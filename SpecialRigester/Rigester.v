==> flow/design.v <==
module Rigester(
    input wire clk,
    input wire[0:3] sel,
    input wire[0:3] PIn,
    input wire SIn,
    output reg[0:3] POut,
    output reg SOut
);
reg [0:3] temp;
always @(posedge clk ) begin
   case (sel)
       0 : begin  
            SOut = temp[3];
            temp[3] = temp[2];
            temp[2] = temp[1];
            temp[1] = temp[0];
            temp[0] = SIn;
       end
       1 : begin  
            POut = temp;
            temp[3] = temp[2];
            temp[2] = temp[1];
            temp[1] = temp[0];
            temp[0] = SIn;
       end
       2 : begin  
            SOut=temp[3];
            temp = PIn;
       end
       3 : begin  
            POut = temp;
            temp = PIn;
       end
       4 : begin  
            temp = ~temp;
       end
       5 : begin  
            temp = (~temp)+1;
       end
       6 : begin  
            temp = temp+1;
       end
       7 : begin  
            temp = temp-1;
       end
       8 : begin  
            temp[3] = temp[0];
            temp[2] = temp[3];
            temp[1] = temp[2];
            temp[0] = temp[1];
       end
       9 : begin  
            temp[3] = temp[2];
            temp[2] = temp[1];
            temp[1] = temp[0];
            temp[0] = temp[3];       
       end
       10 : begin  
            temp = temp>>>1;
       end
       11 : begin  
             temp = temp<<<1;
       end
       12 : begin  
             POut = temp;
       end
   endcase
end
endmodule
== Reports on Rigester ==
The steps from the RTL of Rigester to its reports follow in flow order.
Lines are those of the file above, counted from 1.
Cell names lack the library's common part.
Not given: -

* Top: Rigester
* Clock input: clk
* Library: sky130hd
* Corner: tt_025C_1v80

== After elaboration ==
Counts by Yosys on the flattened word-level netlist (proc, flatten, opt, wreduce; memories kept). Register bits leave out memories and registers merged into their read ports (data or address). Print and check cells are left out.

* Word width x clocked read ports: 0
* Elaborated cells: 36
* Output and inout port bits: 5
* ROM bits: 0
* Bits in latches: 0
* Bits in writable memories: 0
* Memory cells: 0
* Flip-flop bits (word level): 9

* Multiplexer cells: 4
* Bitwise operators: 2
* Add/sub/neg operators: 3
* Divide/modulo/power cells: 0
* Shift-type cells: 0
* Reductions and logical operators: 10
* Equality and inequality tests: 12
* Multiply operators: 0
* Order comparisons: 0

{| class="wikitable"
|+ Operator list
! operator !! number
|-
| equality test 4 bit (second input constant) || 5
|-
| equality test 4 x 3 -> 1 bit (second input constant) || 4
|-
| case mux 1 bit (select 8 bit) || 2
|-
| nonzero test 9 bit || 1
|-
| case mux 1 bit (select 9 bit) || 1
|-
| adder 4 x 1 -> 4 bit (second input constant) || 2
|-
| equality test 4 x 2 -> 1 bit (second input constant) || 2
|-
| inverter 4 bit || 2
|-
| nonzero test 8 bit || 1
|-
| nonzero test 7 bit || 1
|-
| case mux 1 bit (select 7 bit) || 1
|-
| OR reduction 2 bit || 3
|-
| OR reduction 5 bit || 1
|-
| subtractor 4 x 1 -> 4 bit (second input constant) || 1
|-
| equality test 4 x 1 -> 1 bit (second input constant) || 1
|-
| logical NOT 4 bit || 1
|-
| OR reduction 4 bit || 1
|-
| OR reduction 3 bit || 1
|}

== Depth ==
Yosys ltp: most cells in a row. Word level: on the elaborated netlist, between registers, memories and ports. Mapped: between sequential cells and ports; inverters and the memories' decode and read muxes count.

* Depth after elaboration: 3
* ABC_AREA: 0
* Gate-level depth with buffers: 7

== Netlist ==
Source: synth_stat.txt of the flow (Yosys; design flattened, memories mapped). It holds for the ABC_AREA given above (unset counts as 0); a run with the other value may have another netlist.
The area totals of this step are shown rounded.

{| class="wikitable"
|+ Cell types
! cell type !! number !! total area (sq um)
|-
| edfxtp_1 || 9 || 270.259
|-
| a21oi_1 || 8 || 40.038
|-
| xnor2_1 || 4 || 35.034
|-
| nand2_1 || 9 || 33.782
|-
| ha_1 || 2 || 25.024
|-
| nor3_1 || 4 || 20.019
|-
| nor2_1 || 5 || 18.768
|-
| o2bb2ai_1 || 2 || 17.517
|-
| a311oi_2 || 1 || 15.014
|-
| buf_2 || 3 || 15.014
|-
| inv_1 || 4 || 15.014
|-
| o211ai_1 || 2 || 15.014
|-
| o21ai_0 || 3 || 15.014
|-
| o31ai_1 || 2 || 15.014
|-
| a31oi_1 || 2 || 12.512
|-
| or3_1 || 2 || 12.512
|-
| buf_6 || 1 || 11.261
|-
| a221o_1 || 1 || 10.01
|}

Not listed: further types 17, cells in them 20.

* Chip area (Yosys): 0.0007219 sq mm
* Mapped flip-flops: 9
* Cells in the netlist: 84
* Sequential part of the area: 0.0002703 sq mm

== Worst setup path after synthesis ==
Source: OpenSTA report_checks on the synthesized netlist (no wires, ideal clock, input and output delay 20% of the period each), path of least setup slack; recovery checks are left aside. Register names are those of the netlist, which keeps one name where synthesis merged equal registers.

* Kind: input to register
* From: input port sel[0]
* To: register temp[3]
* Path slack: 1.485 ns
* External input delay: 0.678 ns
* Data arrival time: 1.634 ns
* Period: 3.39 ns
* Time at the first pin: 0.678 ns
* Delay of the path: 1.227 ns
* Data required time: 3.119 ns
* Path buffers: 1
* Driving pins on the path: 6
* Synthesis period reached: 1.905 ns

"delay of the path" = arrival - input delay + setup time.
"driving pins on the path": output pins that drive a net of the path, with the launching flip-flop's if there is one; two outputs of one cell count as two.
"synthesis period reached" = period - worst setup slack (recovery checks aside). The figure is calculated, with input and output delays left at 20% of the set period.
Between the ends stands the longest chain of elaborated cells between them, by number of cells; it is not shown to be the way that was timed. Of several equally long chains one is given.
A line is the first line of the expression or statement that the cell stems from. Yosys adds cells for indexed reads and writes and turns some case tables into memories.
At most two assigning lines are given for a register; there are more.
Ways into the end's enable are left out, as the timed path ends at the data pin.

* Cells stage by stage: buf_2 nand2_2 o311ai_1 or3_1 a21oi_1 a311oi_2
* Length of the longest elaborated chain: 3

{| class="wikitable"
|+ Ends and longest elaborated chain, after synthesis
! element !! line !! source
|-
| from (decl) || 3 || <nowiki>input wire[0:3] sel,</nowiki>
|-
| equality test 4 bit || 11 || <nowiki>case (sel)</nowiki>
|-
| OR reduction 4 bit || - ||
|-
| case mux 1 bit (select 8 bit) || 11 ||
|-
| to (assign) || 14 || <nowiki>temp[3] = temp[2];</nowiki>
|-
| to (assign) || 21 || <nowiki>temp[3] = temp[2];</nowiki>
|-
| to (decl) || 9 || <nowiki>reg [0:3] temp;</nowiki>
|}

== Worst path after layout ==
From the final timing report of run A: the path of least setup slack in the routed layout; clock arrival at registers is part of the times.

* Kind: input to register
* From: input port sel[3]
* To: register temp[0]
* Path slack: 0.03 ns
* Data arrival time: 1.98 ns
* Period: 1.94 ns
* Path buffers: 2
* Data required time: 2.02 ns
* External input delay: 0.39 ns
* Driving pins on the path: 7
* Time at the first pin: 0.39 ns

Between the ends stands the longest chain of elaborated cells between them, by number of cells; it is not shown to be the way that was timed. Of several equally long chains one is given.
At most two assigning lines are given for a register; there are more.
Ways into the end's enable are left out, as the timed path ends at the data pin.

* Cells stage by stage: clkdlybuf4s50_1 buf_4 a21oi_1 a21oi_1 o22ai_1 a21oi_1 a21oi_1
* Length of the longest elaborated chain: 3

{| class="wikitable"
|+ Ends and longest elaborated chain, after layout
! element !! line !! source
|-
| from (decl) || 3 || <nowiki>input wire[0:3] sel,</nowiki>
|-
| equality test 4 x 2 -> 1 bit || 11 || <nowiki>case (sel)</nowiki>
|-
| OR reduction 2 bit || - ||
|-
| case mux 1 bit (select 9 bit) || 11 ||
|-
| to (assign) || 17 || <nowiki>temp[0] = SIn;</nowiki>
|-
| to (assign) || 24 || <nowiki>temp[0] = SIn;</nowiki>
|-
| to (decl) || 9 || <nowiki>reg [0:3] temp;</nowiki>
|}

Subject: flow runs of Rigester

Hi,

Measured data: module Rigester, platform sky130hd, 2 stored runs of the flow under differing settings, order arbitrary. Input and output delays are each 20% of the period that was set; the output load is 0.01 pF.
"critical path time" = time allowed to the worst setup path (clock period - input delay - output delay, where it has them) - its slack; a late launch clock adds to it, a late capture clock takes from it.
"total power after layout" is the tool's figure for a default switching activity; nothing was simulated.
Measured values are rounded.

=== Run A ===
{| class="wikitable"
! Setting !! Value
|-
| period_ns || 1.94
|-
| CORE_UTILIZATION || 58
|-
| PLACE_DENSITY_LB_ADDON || 0.27
|-
| CORE_MARGIN || 4
|-
| CELL_PAD_IN_SITES_GLOBAL_PLACEMENT || 0
|-
| TNS_END_PERCENT || 60
|-
| GPL_ROUTABILITY_DRIVEN || 0
|-
| CTS_CLUSTER_SIZE || 14
|-
| CTS_CLUSTER_DIAMETER || 373
|-
| CAP_MARGIN || 20
|-
| SLEW_MARGIN || 20
|-
! Result !! Value
|-
| Area of the synthesized netlist || 0.0007219 sq mm
|-
| Overall die area || 0.001873 sq mm
|-
| Standard-cell area after routing || 0.00105 sq mm
|-
| Smallest setup slack || 0.034 ns
|-
| Total power after layout || 657.5 µW
|-
| Critical path time || 1.52 ns
|-
| Type of the worst setup path || input to register
|}

=== Run B ===
{| class="wikitable"
! Setting !! Value
|-
| period_ns || 2.86
|-
| CORE_UTILIZATION || 59
|-
| PLACE_DENSITY_LB_ADDON || 0.18
|-
| CORE_ASPECT_RATIO || 1.72
|-
| GPL_TIMING_DRIVEN || 0
|-
| CTS_CLUSTER_SIZE || 31
|-
| CAP_MARGIN || 20
|-
| SLEW_MARGIN || 35
|-
| CORE_MARGIN || 2
|}
Did not finish, floorplanning stopped with PDN-0185.

Regards
