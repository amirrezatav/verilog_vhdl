==> flow/design.v <==
module AR(
    input wire [15:0] inreg,
    input clk,
    input clear,
    input load,
    input inc,
    input Read,
    output reg [15:0] outreg );
reg [15:0] temp ;
always @(posedge clk) begin
    if(clear)
        temp = 16'h0000;
    else if(load)
        temp = inreg;
    else if(inc)
        temp = temp + 1;
    else if(Read) begin
        outreg = temp;
    end
    if(!Read)
        outreg = 16'hzzzz;
end
endmodule
* Reports on AR
Tool output for the design above, in the order of the flow.
Line numbers count from 1 in the design file above.
The mark -- stands for no value.
- Top :: AR
- Clock port :: clk
- Library :: sky130hd
- Timing corner :: tt_025C_1v80

* Word-level counts
Source: Yosys, flattened and elaborated, memories not mapped. Widths are those after wreduce. Registers that Yosys merges into a memory's read port (data or address) are not register bits. Print and check cells do not count. Equal cells are merged and count once.
- Flip-flop bits (word level) :: 32
- Input port bits :: 21
- $add $sub $neg :: 1
- Eq/ne operators :: 3
- Multiplexer cells :: 6
- Reduce/logical cells :: 2
** Operators by type and width (count)
- 16-bit 2-to-1 mux :: 6
- 16-bit by 1-bit adder with 16-bit output with constant B :: 1
- 2-bit != test with constant B :: 3
- 3-bit AND reduction :: 1
- 2-bit nonzero test :: 1

* Logic depth
Longest topological path by Yosys (ltp), each cell counted once; first at word level (registers and memories cut), then after technology mapping (sequential cells cut; the memories' decode and read muxes count).
- Depth in word-level cells :: 4
- ABC_AREA :: 0
- Mapped depth :: 5
- Gate-level depth less buffers :: 5

* Synthesis result
The flow's flattened synthesis, as Yosys stat reports it; memories are mapped. The netlist is that of the ABC_AREA named above (0 if unset); the other value can give another one.
The area totals of this step are shown rounded.
- Cell count :: 128
- Synthesis area :: 1416 sq um
- Flip-flop cells :: 32
** Cells by type
- sky130_fd_sc_hd__edfxtp_1 :: count 16, area in all 480.461 sq um
- sky130_fd_sc_hd__dfxtp_1 :: count 16, area in all 320.307 sq um
- sky130_fd_sc_hd__xor2_1 :: count 8, area in all 70.067 sq um
- sky130_fd_sc_hd__o21a_1 :: count 9, area in all 67.565 sq um
- sky130_fd_sc_hd__a21oi_1 :: count 12, area in all 60.058 sq um
- sky130_fd_sc_hd__xnor2_1 :: count 6, area in all 52.55 sq um
- sky130_fd_sc_hd__inv_1 :: count 11, area in all 41.29 sq um
- sky130_fd_sc_hd__mux2i_1 :: count 4, area in all 40.038 sq um
- sky130_fd_sc_hd__nand4_1 :: count 5, area in all 31.28 sq um
- sky130_fd_sc_hd__nor4_1 :: count 5, area in all 31.28 sq um
- sky130_fd_sc_hd__nor2_1 :: count 7, area in all 26.275 sq um
- sky130_fd_sc_hd__nand4_4 :: count 1, area in all 21.27 sq um
- sky130_fd_sc_hd__nand3_1 :: count 4, area in all 20.019 sq um
- sky130_fd_sc_hd__nor3_1 :: count 4, area in all 20.019 sq um
- sky130_fd_sc_hd__clkbuf_1 :: count 4, area in all 15.014 sq um
- sky130_fd_sc_hd__nand2_1 :: count 4, area in all 15.014 sq um
- sky130_fd_sc_hd__ha_1 :: count 1, area in all 12.512 sq um
- sky130_fd_sc_hd__nor4_2 :: count 1, area in all 12.512 sq um
Not listed: further types 10, cells in them 10.

* Path before layout
Path of least setup slack by OpenSTA after synthesis, without wires, with an ideal clock, recovery checks aside; 20% of the period is set as input and as output delay. Where synthesis merged equal registers, the netlist keeps one of their names.
- Path kind :: input to register
- Start :: input clear
- End :: register outreg[0]
- Clock period :: 3.52 ns
- External input delay :: 0.704 ns
- Setup time :: 0.414 ns
- Launch time at the first pin :: 0.704 ns
- Arrival time :: 2.375 ns
- Required time :: 3.106 ns
- Setup slack :: 0.731 ns
- Path delay :: 2.085 ns
- Stages on the path :: 3
- Buffers on the path :: 2
- Period reached after synthesis :: 2.789 ns
"path delay" = arrival - input delay + setup time.
"stages on the path" counts driving pins, that of a launching flip-flop among them; a cell with two outputs on the path counts twice.
"period reached after synthesis" is the clock period less the worst setup slack; recovery checks do not enter. This is arithmetic on one report: input and output delays are still those of the set period (20% each).
Between the ends stands the longest chain of elaborated cells between them, by number of cells; it is not shown to be the way that was timed. Of several equally long chains one is given.
Each line given opens the expression or statement behind the cell; cells for indexed reads and writes are added by Yosys, which also makes memories of some case tables.
The path ends at the enable pin of a flip-flop; only ways to that pin are counted.
- Cell sequence :: sky130_fd_sc_hd__clkbuf_1 sky130_fd_sc_hd__buf_1 sky130_fd_sc_hd__o31ai_1
- Cells in the longest elaborated chain :: 2
- Elaborated cells on any way between the ends :: 2
- RTL lines with such cells :: 0
- Classes of those cells :: 1 x eq/ne; 1 x reduce/logical
** RTL lines, path after synthesis
- from (decl) :: line 4 : input clear,
- 2-bit != test
- 3-bit AND reduction
- to (assign) :: line 18 : outreg = temp;
- to (assign) :: line 21 : outreg = 16'hzzzz;
- to (decl) :: line 8 : output reg [15:0] outreg );

* Timing after layout
From the final timing report of entry A: the path of least setup slack in the routed layout; clock arrival at registers is part of the times.
- Path kind :: input to register
- Start :: input inc
- End :: register temp[12]
- Clock period :: 2.78 ns
- External input delay :: 0.56 ns
- Setup time :: 0.10 ns
- Launch time at the first pin :: 0.56 ns
- Arrival time :: 2.22 ns
- Required time :: 2.97 ns
- Setup slack :: 0.75 ns
- Stages on the path :: 5
- Buffers on the path :: 1
Between the ends stands the longest chain of elaborated cells between them, by number of cells; it is not shown to be the way that was timed. Of several equally long chains one is given.
A register here has more assigning lines than the two given.
- Cell sequence :: sky130_fd_sc_hd__clkdlybuf4s50_1 sky130_fd_sc_hd__nand2_1 sky130_fd_sc_hd__nor4_1 sky130_fd_sc_hd__xor2_1 sky130_fd_sc_hd__o21a_1
- Cells in the longest elaborated chain :: 2
- Elaborated cells on any way between the ends :: 3
- RTL lines with such cells :: 2
- Classes of those cells :: 2 x mux; 1 x reduce/logical
** RTL lines, path after layout
- from (decl) :: line 6 : input inc,
- 16-bit 2-to-1 mux :: line 15 : else if(inc)
- 16-bit 2-to-1 mux :: line 13 : else if(load)
- to (assign) :: line 14 : temp = inreg;
- to (assign) :: line 16 : temp = temp + 1;
- to (decl) :: line 9 : reg [15:0] temp ;

Subject: AR on sky130hd, stored results

Hello all,

AR through Yosys and OpenROAD on sky130hd: 2 stored runs, unordered, with their settings and measured results. The constraints put input and output delay at 20% of the set period each and load the outputs with 0.01 pF.
"reached clock period": clock period set for the run, less the worst setup slack. It is reckoned from that one timing run; input and output delays stay at 20% of the period that was set.
"worst path time": the worst setup path's part of the clock period (all of it between registers, 20% less for each end at a port) less its slack. A launch clock that arrives late makes it longer, a capture clock that arrives late makes it shorter.
"total power of the final layout" is the tool's figure for a default switching activity; nothing was simulated.
The measured numbers are rounded.

* Entry A
** Files
==> flow/run.sh <==
#!/bin/bash
# the make line also repeats the synthesis and layout settings of config.mk as NAME=value (left out here)
make -C /OpenROAD-flow-scripts/flow DESIGN_CONFIG=/design/flow/config.mk WORK_HOME=/design/flow/orfs CLKGATE_MAP_FILE= finish
==> flow/config.mk <==
export PLATFORM = sky130hd
export DESIGN_NAME = AR
export DESIGN_NICKNAME = AR
export VERILOG_FILES = /design/flow/design.v
export SDC_FILE = /design/flow/constraint.sdc
export NUM_CORES = 4
export LEC_CHECK = 0
export CAP_MARGIN = 20
export CELL_PAD_IN_SITES_DETAIL_PLACEMENT = 1
export CELL_PAD_IN_SITES_GLOBAL_PLACEMENT = 0
export CORE_MARGIN = 9
export CORE_UTILIZATION = 25
export CTS_CLUSTER_DIAMETER = 390
export GPL_ROUTABILITY_DRIVEN = 1
export MAX_ROUTING_LAYER = met4
export PLACE_DENSITY_LB_ADDON = 0.01
export SLEW_MARGIN = 20
export TNS_END_PERCENT = 95
==> flow/constraint.sdc <==
create_clock -name core_clock -period 2.78 [get_ports {clk}]
set_input_delay 0.5560 -clock core_clock [delete_from_list [all_inputs] [get_ports {clk}]]
set_output_delay 0.5560 -clock core_clock [all_outputs]
set_load 0.01 [all_outputs]
** Results
- Worst path time :: 1.47 ns
- Critical path type :: input to register
- Overall die area :: 8699 sq um
- Cell area after synthesis :: 1416 sq um
- Final design utilization :: 0.367
- Post-route worst hold slack :: 0.472 ns
- Reached clock period :: 2.028 ns
- Total power of the final layout :: 1071 µW
- Setup slack of the critical path :: 0.752 ns
- Standard-cell area after routing :: 1947 sq um
- Total negative setup slack :: 0.000 ns

* Entry B
** Files
==> flow/run.sh <==
#!/bin/bash
# the make line also repeats the synthesis and layout settings of config.mk as NAME=value (left out here)
make -C /OpenROAD-flow-scripts/flow DESIGN_CONFIG=/design/flow/config.mk WORK_HOME=/design/flow/orfs CLKGATE_MAP_FILE= finish
==> flow/config.mk <==
export PLATFORM = sky130hd
export DESIGN_NAME = AR
export DESIGN_NICKNAME = AR
export VERILOG_FILES = /design/flow/design.v
export SDC_FILE = /design/flow/constraint.sdc
export NUM_CORES = 4
export LEC_CHECK = 0
export CAP_MARGIN = 20
export CORE_MARGIN = 2
export CORE_UTILIZATION = 40
export SLEW_MARGIN = 20
==> flow/constraint.sdc <==
create_clock -name core_clock -period 3.8 [get_ports {clk}]
set_input_delay 0.7600 -clock core_clock [delete_from_list [all_inputs] [get_ports {clk}]]
set_output_delay 0.7600 -clock core_clock [all_outputs]
set_load 0.01 [all_outputs]
** Results
- Worst path time :: 1.56 ns
- Critical path type :: input to register
- Overall die area :: 4033 sq um
- Cell area after synthesis :: 1416 sq um
- Final design utilization :: 0.557
- Post-route worst hold slack :: 0.472 ns
- Reached clock period :: 2.321 ns
- Total power of the final layout :: 688.5 µW
- Setup slack of the critical path :: 1.479 ns
- Standard-cell area after routing :: 1873 sq um
- Total negative setup slack :: 0.000 ns

Thanks
